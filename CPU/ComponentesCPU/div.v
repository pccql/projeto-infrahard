==> flow/design.v <==
module div (
    input wire clock,
    input wire reset,
    input wire start,
    input wire [31:0] A,
    input wire [31:0] B,
    output reg [31:0] HI,
    output reg [31:0] LO,
    output reg DivBy0,
    output reg finished
);
    reg [4:0] remainingCicles;
    reg [31:0] result; 
    reg [31:0] divideBy;
    reg [31:0] remainder;
    wire [32:0] sub = {remainder[30:0], result[31]} - divideBy; 
    assign DivBy0 = !B;
    assign LO = result; 
    assign HI = remainder;
    always @ (posedge clock) begin
        if(reset == 1'd1) begin 
            remainingCicles = 5'd31;  
            finished = 1'd1;
            result = 0;  
            divideBy = 0;  
            remainder = 0;
            HI[31:0] = 32'd0;
            LO[31:0] = 32'd0;
        end
        else begin
            if (start) begin
                remainingCicles = 5'd31; 
                divideBy = B;
                remainder = 32'd0; 
                result = A;
                finished = 1'b0; 
            end
            else if (finished == 1'b0) begin
                if (sub[32] == 0) begin   
                    remainder = sub[31:0];
                    result = {result[30:0], 1'b1};
                end 
                else begin
                    remainder = {remainder [30:0], result[31]};  
                    result = {result[30:0], 1'b0};
                end
                if (remainingCicles == 0) begin  
                    finished = 1;
                end 
                else begin
                    finished = 0;
                end
                remainingCicles = remainingCicles - 1; 
            end 
        end
    end
endmodule
# ---- Step by step through the tools: div
# Tool output for the design above, in the order of the flow.
# Lines are those of the file above, counted from 1.
# Operators: Yosys type, input widths -> output width; for muxes data width and select width s.
# Cell names lack the library's common part.
# Not given: --
dict set report inputs {
  top_module {div}
  clk_port {clock}
  cell_library {sky130hd}
  corner {tt_025C_1v80}
}

# ---- Word level
# Counts by Yosys on the flattened word-level netlist (proc, flatten, opt, wreduce; memories kept). Register bits leave out memories and registers merged into their read ports (data or address); mux counts leave out enables and synchronous resets folded into registers. Print and check cells are left out. Cells with the same type and inputs are merged into one.
dict set report bits {
  ff_bits 6
  inputBits 67
}
dict set report op_classes {
  n_mux 3
  n_reduce_logical 3
  addsub 1
}
# op count
set op_table {}
lappend op_table {{$logic_not 32->1} 1}
lappend op_table {{$sub 5x1->5 const B} 1}
lappend op_table {{$logic_not 5->1} 1}
lappend op_table {{$mux 1} 3}
lappend op_table {{$reduce_or 2->1} 1}

# ---- Logic depth
# Yosys ltp: most cells in a row. Word level: on the elaborated netlist, between registers, memories and ports. Mapped: between sequential cells and ports; inverters and the memories' decode and read muxes count.
dict set report depth {
  depth_word 4
  ABC_AREA 1
  ltp_mapped 7
  depth_no_buf 7
}

# ---- Mapped cells and area
# Yosys stat after the flow's synthesis: flattened, memories mapped to cells. It holds for the ABC_AREA given above (unset counts as 0); a run with the other value may have another netlist.
# cell count area_total_um2
set types {}
lappend types {buf_4 64 480.461}
lappend types {dfxtp_1 6 120.115}
lappend types {nor2_1 26 97.594}
lappend types {nand2_1 19 71.318}
lappend types {inv_1 8 30.029}
lappend types {ha_1 2 25.024}
lappend types {nand3_1 3 15.014}
lappend types {xor2_1 1 8.758}
lappend types {nand3b_1 1 7.507}
lappend types {o211ai_1 1 7.507}
lappend types {nor2_2 1 6.256}
lappend types {nor3_1 1 5.005}
lappend types {o21ai_0 1 5.005}
lappend types {conb_1 1 3.754}
dict set report synth_totals {
  cells 135
  area_um2 883.3
  ff_cells 6
}

# ---- Timing after synthesis
# Path of least setup slack by OpenSTA after synthesis, without wires, with an ideal clock, recovery checks aside; 20% of the period is set as input and as output delay. Where synthesis merged equal registers, the netlist keeps one of their names.
dict set report synth_timing {
  kind {in2out}
  from {in B[31]}
  to {out DivBy0}
  period_ns 1.73
  t_required_ns 1.384
  driving_pins 5
  arrival_time_ns 0.792
  delay_ns 0.446
  slack_ns 0.592
  in_delay_ns 0.346
  synth_period_reached_ns 1.138
}
# "delay_ns" = arrival - input delay + setup time.
# A path that ends at an output port has no setup time.
# "driving_pins" counts driving pins, that of a launching flip-flop among them; a cell with two outputs on the path counts twice.
# "synth_period_reached_ns" is the clock period less the worst setup slack; recovery checks do not enter. This is arithmetic on one report: input and output delays are still those of the set period (20% each).
# The rows between start and end are the longest chain of elaborated cells between them; the timing report does not say that the signal goes this way. Where chains are equally long, one stands for them.
# A line is the first line of the expression or statement that the cell stems from. Yosys adds cells for indexed reads and writes and turns some case tables into memories.
dict set report synth_between {
  cell_sequence {nor2_1 nand2_1 nor2_1 nand2_1 nor2_1}
  elab_chain_len 1
  cells_between 1
  lines_between 1
}
# item line
set synth_lines {}
lappend synth_lines {{from (decl)} 6} ;# input wire [31:0] B,
lappend synth_lines {{$logic_not 32->1} 17} ;# assign DivBy0 = !B;
lappend synth_lines {{to (decl)} 9} ;# output reg DivBy0,

# ---- Path in the finished layout
# From the final timing report of run 1: the path of least setup slack in the routed layout; clock arrival at registers is part of the times.
dict set report layout_timing {
  kind {reg2reg}
  from {reg remainingCicles[0]}
  to {reg remainingCicles[2]}
  period_ns 0.764
  driving_pins 8
  setup_ns 0.10
  t_required_ns 0.90
  slack_ns -0.21
  arrival_time_ns 1.11
}
# The rows between start and end are the longest chain of elaborated cells between them; the timing report does not say that the signal goes this way. Where chains are equally long, one stands for them.
# A register here has more assigning lines than the two given.
dict set report layout_between {
  cell_sequence {dfxtp_2 inv_2 ha_4 inv_2 nor2_4 xor2_1 inv_1 nand2_1}
  elab_chain_len 1
  cells_between 1
  lines_between 1
}
# item line
set layout_lines {}
lappend layout_lines {{from (decl)} 12} ;# reg [4:0] remainingCicles;
lappend layout_lines {{from (assign)} 22} ;# remainingCicles = 5'd31;
lappend layout_lines {{from (assign)} 53} ;# remainingCicles = remainingCicles - 1;
lappend layout_lines {{$sub 5x1->5} 53}
lappend layout_lines {{to (assign)} 32} ;# remainingCicles = 5'd31;
lappend layout_lines {{to (assign)} 53}
lappend layout_lines {{to (decl)} 12}

# Module div, platform sky130hd: 2 stored runs of the flow (Yosys, OpenROAD) with differing settings, in no particular order. Input and output delays are each 20% of the period that was set; the output load is 0.01 pF.
# By "clock_period_reached_ns" is meant the clock period of the run minus its worst setup slack. This is arithmetic on one report: input and output delays are still those of the set period (20% each).
# "worst_path_allowed_less_slack_ns" means the part of the period allowed to the worst setup path (the constraints hold back 20% at inputs and 20% at outputs) less its slack; where the path has registers, the arrival times of their clocks count too.
# By "power_total_uw" is meant OpenSTA's value without simulated activity: inputs other than the clock are taken to toggle once in ten clock periods, and the tool carries that through the logic.
run="run 1" settings period_ns=0.764 CORE_UTILIZATION=33 SETUP_SLACK_MARGIN=0.16 PLACE_DENSITY_LB_ADDON=0.13 CORE_MARGIN=5 ABC_AREA=1 GPL_ROUTABILITY_DRIVEN=1 SLEW_MARGIN=20 CAP_MARGIN=20
run="run 1" results setupTns_ns=-1.200 synthesis_area_um2=883.3 power_total_uw=1040 finalUtil_pct=43.0 worst_path_allowed_less_slack_ns=0.97 critical_path_kind="reg2reg" post_route_stdcell_area_um2=1083.5 die_footprint_um2=3811.2 setup_ws_ns=-0.210 holdWs_ns=0.458 clock_period_reached_ns=0.974
run="run 2" settings period_ns=1.88 CORE_UTILIZATION=48 SETUP_SLACK_MARGIN=-0.08 PLACE_DENSITY_LB_ADDON=0.12 CORE_ASPECT_RATIO=1.58 CORE_MARGIN=6 CELL_PAD_IN_SITES_GLOBAL_PLACEMENT=0 CELL_PAD_IN_SITES_DETAIL_PLACEMENT=2 GPL_ROUTABILITY_DRIVEN=1 CTS_CLUSTER_SIZE=71 CTS_CLUSTER_DIAMETER=284 SLEW_MARGIN=5 MAX_ROUTING_LAYER="met4" CAP_MARGIN=20
run="run 2" outcome="unfinished; error DPL-0033 in placement"
