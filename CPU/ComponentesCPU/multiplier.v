==> flow/design.v <==
module multiplier(output wire [31:0] msb_prod, lsb_prod, 
output wire calculando, 
input wire [31:0] fator_1, fator_2, 
input wire clk, start);
reg [31:0] A, Q, M;
reg Q_1;
reg [5:0] count;
wire [31:0] soma, diferenca;
always @(posedge clk)
begin
    if (start) begin
        A <= 32'b0;
        M <= fator_1;
        Q <= fator_2;
        Q_1 <= 1'b0;
        count <= 6'b0;
    end
    else begin
        case ({Q[0], Q_1})
            2'b01 : {A, Q, Q_1} <= {soma[31], soma, Q};
            2'b10 : {A, Q, Q_1} <= {diferenca[31], diferenca, Q};
            default: {A, Q, Q_1} <= {A[31], A, Q};
        endcase
        count <= count + 1'b1;
    end
end
assign soma = A + M + 1'b0;
assign diferenca = A + ~M + 1'b1; 
assign msb_prod = A;
assign lsb_prod = Q;
assign calculando = (count < 32);
endmodule
======== From RTL to reports: multiplier ========
Tool output for the design above, in the order of the flow.
Line numbers count from 1 in the design file above.
Cell names lack the library's common part.
The mark -- stands for no value.
design
  design top .............................. multiplier
  clock ................................... clk
  cell library ............................ sky130hd
  library corner .......................... tt_025C_1v80

======== After elaboration ========
Yosys after proc, flatten, opt, wreduce and memory -nomap, before mapping. Memory bits, and registers merged into a memory's read port (data or address), are not among the register bits. Print and check cells are not counted. Equal cells are merged and count once.
word-level totals
  bits of input ports ..................... 66
  bits in registers ....................... 103
  output and inout port bits .............. 65
  elaborated cells ........................ 18
operators by class
  $add $sub $neg .......................... 4
  equality and inequality tests ........... 2
  bitwise logic cells ..................... 1
  order comparisons ....................... 1
  reductions and logical operators ........ 1
  muxes and demuxes ....................... 3
operator list
  kind                                                              count
  32-bit parallel mux with 2-bit select                             2
  32-bit adder                                                      2
  32-bit by 1-bit adder with 32-bit output (second input constant)  1
  32-bit inverter                                                   1
  32-bit 2-to-1 mux                                                 1
  6-bit by 1-bit adder with 6-bit output (second input constant)    1
  6-bit less-than comparator (second input constant)                1
  2-bit by 1-bit == test with 1-bit output (second input constant)  1
  2-bit == test (second input constant)                             1
  2-bit nonzero test                                                1

======== Depth ========
Longest topological path by Yosys (ltp), each cell counted once; first at word level (registers and memories cut), then after technology mapping (sequential cells cut; the memories' decode and read muxes count).
logic depth
  depth after elaboration ................. 5
  ABC_AREA ................................ 0
  depth in mapped cells ................... 12
  gate-level depth less buffers ........... 12

======== Mapped cells and area ========
Yosys stat after the flow's synthesis: flattened, memories mapped to cells. It holds for the ABC_AREA given above (unset counts as 0); a run with the other value may have another netlist.
The area totals of this step are shown rounded.
cell types
  cell type  count  total area (um^2)
  dfxtp_1    71     1.42E+03
  edfxtp_1   32     960.922
  ha_1       66     825.792
  a21oi_1    81     405.389
  mux2_2     33     371.606
  xnor2_1    37     324.061
  inv_1      75     281.52
  nor2_1     72     270.259
  o21ai_0    38     190.182
  nand2_1    44     165.158
  a221oi_1   16     140.134
  nor3_1     28     140.134
  clkbuf_1   36     135.13
  a21o_1     15     112.608
  o21bai_1   15     112.608
  a211oi_1   11     82.579
  nand3_1    16     80.077
  nand2b_1   12     75.072
Other cell types: 55; their cells: 137.
mapped netlist
  standard cells after synthesis .......... 835
  buffer cells ............................ 46
  cell area after synthesis ............... 7,200 um^2
  sequential area ......................... 2,400 um^2
  flip-flop cells ......................... 103

======== Worst setup path after synthesis ========
Source: OpenSTA report_checks on the synthesized netlist (no wires, ideal clock, input and output delay 20% of the period each), path of least setup slack; recovery checks are left aside. Register names are those of the netlist, which keeps one name where synthesis merged equal registers.
timing after synthesis
  path type ............................... register to register
  start ................................... reg A[0]
  end ..................................... reg A[29]
  arrival time ............................ 2.971 ns
  period .................................. 5.58 ns
  slack ................................... 2.514 ns
  launch time at the first pin ............ 0.000 ns
  delay of the path ....................... 3.066 ns
  stages .................................. 13
  path buffers ............................ 0
  setup time .............................. 0.095 ns
  data required time ...................... 5.485 ns
  synthesis period reached ................ 3.066 ns
"delay of the path" = arrival - input delay + setup time.
"stages": output pins that drive a net of the path, with the launching flip-flop's if there is one; two outputs of one cell count as two.
"synthesis period reached" = period - worst setup slack (recovery checks aside). The figure is calculated, with input and output delays left at 20% of the set period.
The rows between start and end are the longest chain of elaborated cells between them; the timing report does not say that the signal goes this way. Where chains are equally long, one stands for them.
Each line given opens the expression or statement behind the cell; cells for indexed reads and writes are added by Yosys, which also makes memories of some case tables.
on the way, after synthesis
  cells stage by stage .................... dfxtp_1 > ha_1 > inv_1 > fa_1 > o21bai_1 > o211ai_2 > a211oi_1 > o31ai_1 > a221oi_1 > o41ai_2 > o41ai_1 > mux2_2 > a221oi_1
  length of the longest elaborated chain .. 3
  elaborated cells between the ends (all ways) .. 4
  source lines of those cells ............. 3
  those cells by class .................... 3 x add/sub; 1 x mux
RTL lines, path after synthesis
  element                                   line  RTL
  start, declared                           5     reg [31:0] A, Q, M;
  start, assigned                           12    A <= 32'b0;
  32-bit adder                              28    assign diferenca = A + ~M + 1'b1;
  32-bit by 1-bit adder with 32-bit output  28
  32-bit parallel mux with 2-bit select     19    case ({Q[0], Q_1})
  end, assigned                             12
  end, declared                             5

======== Timing after layout ========
Path of least setup slack in the final report of flow run A (OpenROAD, finished layout, wires in). Where an end is a register, its clock arrival counts in the times.
timing after layout
  path type ............................... register to register
  start ................................... reg M[0]
  end ..................................... reg A[29]
  period .................................. 5.29 ns
  arrival time ............................ 3.86 ns
  data required time ...................... 5.57 ns
  stages .................................. 13
  path buffers ............................ 0
  launch time at the first pin ............ 0.37 ns
  slack ................................... 1.71 ns
  setup time .............................. 0.10 ns
The rows between start and end are the longest chain of elaborated cells between them; the timing report does not say that the signal goes this way. Where chains are equally long, one stands for them.
on the way, after layout
  cells stage by stage .................... edfxtp_1 > ha_1 > inv_1 > fa_1 > o21bai_1 > o211ai_2 > a211oi_1 > o31ai_1 > a221oi_1 > o41ai_2 > o41ai_1 > mux2_2 > a221oi_1
  length of the longest elaborated chain .. 4
  elaborated cells between the ends (all ways) .. 5
  source lines of those cells ............. 3
  those cells by class .................... 3 x add/sub; 1 x mux; 1 x logic
RTL lines, path after layout
  element                                   line  RTL
  start, declared                           5     reg [31:0] A, Q, M;
  start, assigned                           13    M <= fator_1;
  32-bit inverter                           28    assign diferenca = A + ~M + 1'b1;
  32-bit adder                              28
  32-bit by 1-bit adder with 32-bit output  28
  32-bit parallel mux with 2-bit select     19    case ({Q[0], Q_1})
  end, assigned                             12    A <= 32'b0;
  end, declared                             5

Design multiplier on sky130hd. What follows are 2 stored runs of the flow, each under its own settings; their order means nothing. The constraints put input and output delay at 20% of the set period each and load the outputs with 0.01 pF.
"critical setup path time" is the time allowed to the run's worst setup path (the clock period less input and output delay, where it has them) less its slack. Clock arrival times count: a late capture clock shortens it, a late launch clock lengthens it.
By "total power of the final layout" is meant OpenSTA's value without simulated activity: inputs other than the clock are taken to toggle once in ten clock periods, and the tool carries that through the logic.
Values from the reports are rounded here.

======== flow run A ========
==> flow/run.sh <==
#!/bin/bash
# the make line also repeats the synthesis and layout settings of config.mk as NAME=value (left out here)
make -C /OpenROAD-flow-scripts/flow DESIGN_CONFIG=/design/flow/config.mk WORK_HOME=/design/flow/orfs CLKGATE_MAP_FILE= finish
==> flow/config.mk <==
export PLATFORM = sky130hd
export DESIGN_NAME = multiplier
export DESIGN_NICKNAME = multiplier
export VERILOG_FILES = /design/flow/design.v
export SDC_FILE = /design/flow/constraint.sdc
export NUM_CORES = 4
export LEC_CHECK = 0
export ABC_AREA = 0
export CAP_MARGIN = 0
export CELL_PAD_IN_SITES_DETAIL_PLACEMENT = 0
export CORE_MARGIN = 2
export CORE_UTILIZATION = 53
export CTS_CLUSTER_DIAMETER = 188
export CTS_CLUSTER_SIZE = 47
export GPL_ROUTABILITY_DRIVEN = 0
export GPL_TIMING_DRIVEN = 1
export MIN_ROUTING_LAYER = met1
export PLACE_DENSITY_LB_ADDON = 0.11
export SLEW_MARGIN = 20
==> flow/constraint.sdc <==
create_clock -name core_clock -period 5.29 [get_ports {clk}]
set_input_delay 1.0580 -clock core_clock [delete_from_list [all_inputs] [get_ports {clk}]]
set_output_delay 1.0580 -clock core_clock [all_outputs]
set_load 0.01 [all_outputs]

-------- measured, flow run A --------
  worst setup slack after layout .......... 1.7 ns
  area of the synthesized netlist ......... 7,200 um^2
  worst hold slack ........................ 0.45 ns
  total power of the final layout ......... 3,000 uW
  utilization in the final report ......... 67 %
  die footprint ........................... 15,000 um^2
  critical setup path time ................ 3.58 ns
  kind of the worst setup path ............ register to register

======== flow run B ========
==> flow/run.sh <==
#!/bin/bash
# the make line also repeats the synthesis and layout settings of config.mk as NAME=value (left out here)
make -C /OpenROAD-flow-scripts/flow DESIGN_CONFIG=/design/flow/config.mk WORK_HOME=/design/flow/orfs CLKGATE_MAP_FILE= finish
==> flow/config.mk <==
export PLATFORM = sky130hd
export DESIGN_NAME = multiplier
export DESIGN_NICKNAME = multiplier
export VERILOG_FILES = /design/flow/design.v
export SDC_FILE = /design/flow/constraint.sdc
export NUM_CORES = 4
export LEC_CHECK = 0
export CAP_MARGIN = 20
export CORE_MARGIN = 2
export CORE_UTILIZATION = 40
export SLEW_MARGIN = 20
==> flow/constraint.sdc <==
create_clock -name core_clock -period 4.08 [get_ports {clk}]
set_input_delay 0.8160 -clock core_clock [delete_from_list [all_inputs] [get_ports {clk}]]
set_output_delay 0.8160 -clock core_clock [all_outputs]
set_load 0.01 [all_outputs]

-------- measured, flow run B --------
  worst setup slack after layout .......... 0.58 ns
  die footprint ........................... 19,000 um^2
  total power of the final layout ......... 3,900 uW
  critical setup path time ................ 3.50 ns
  kind of the worst setup path ............ register to register
  utilization in the final report ......... 50 %
  area of the synthesized netlist ......... 7,200 um^2
  worst hold slack ........................ 0.44 ns
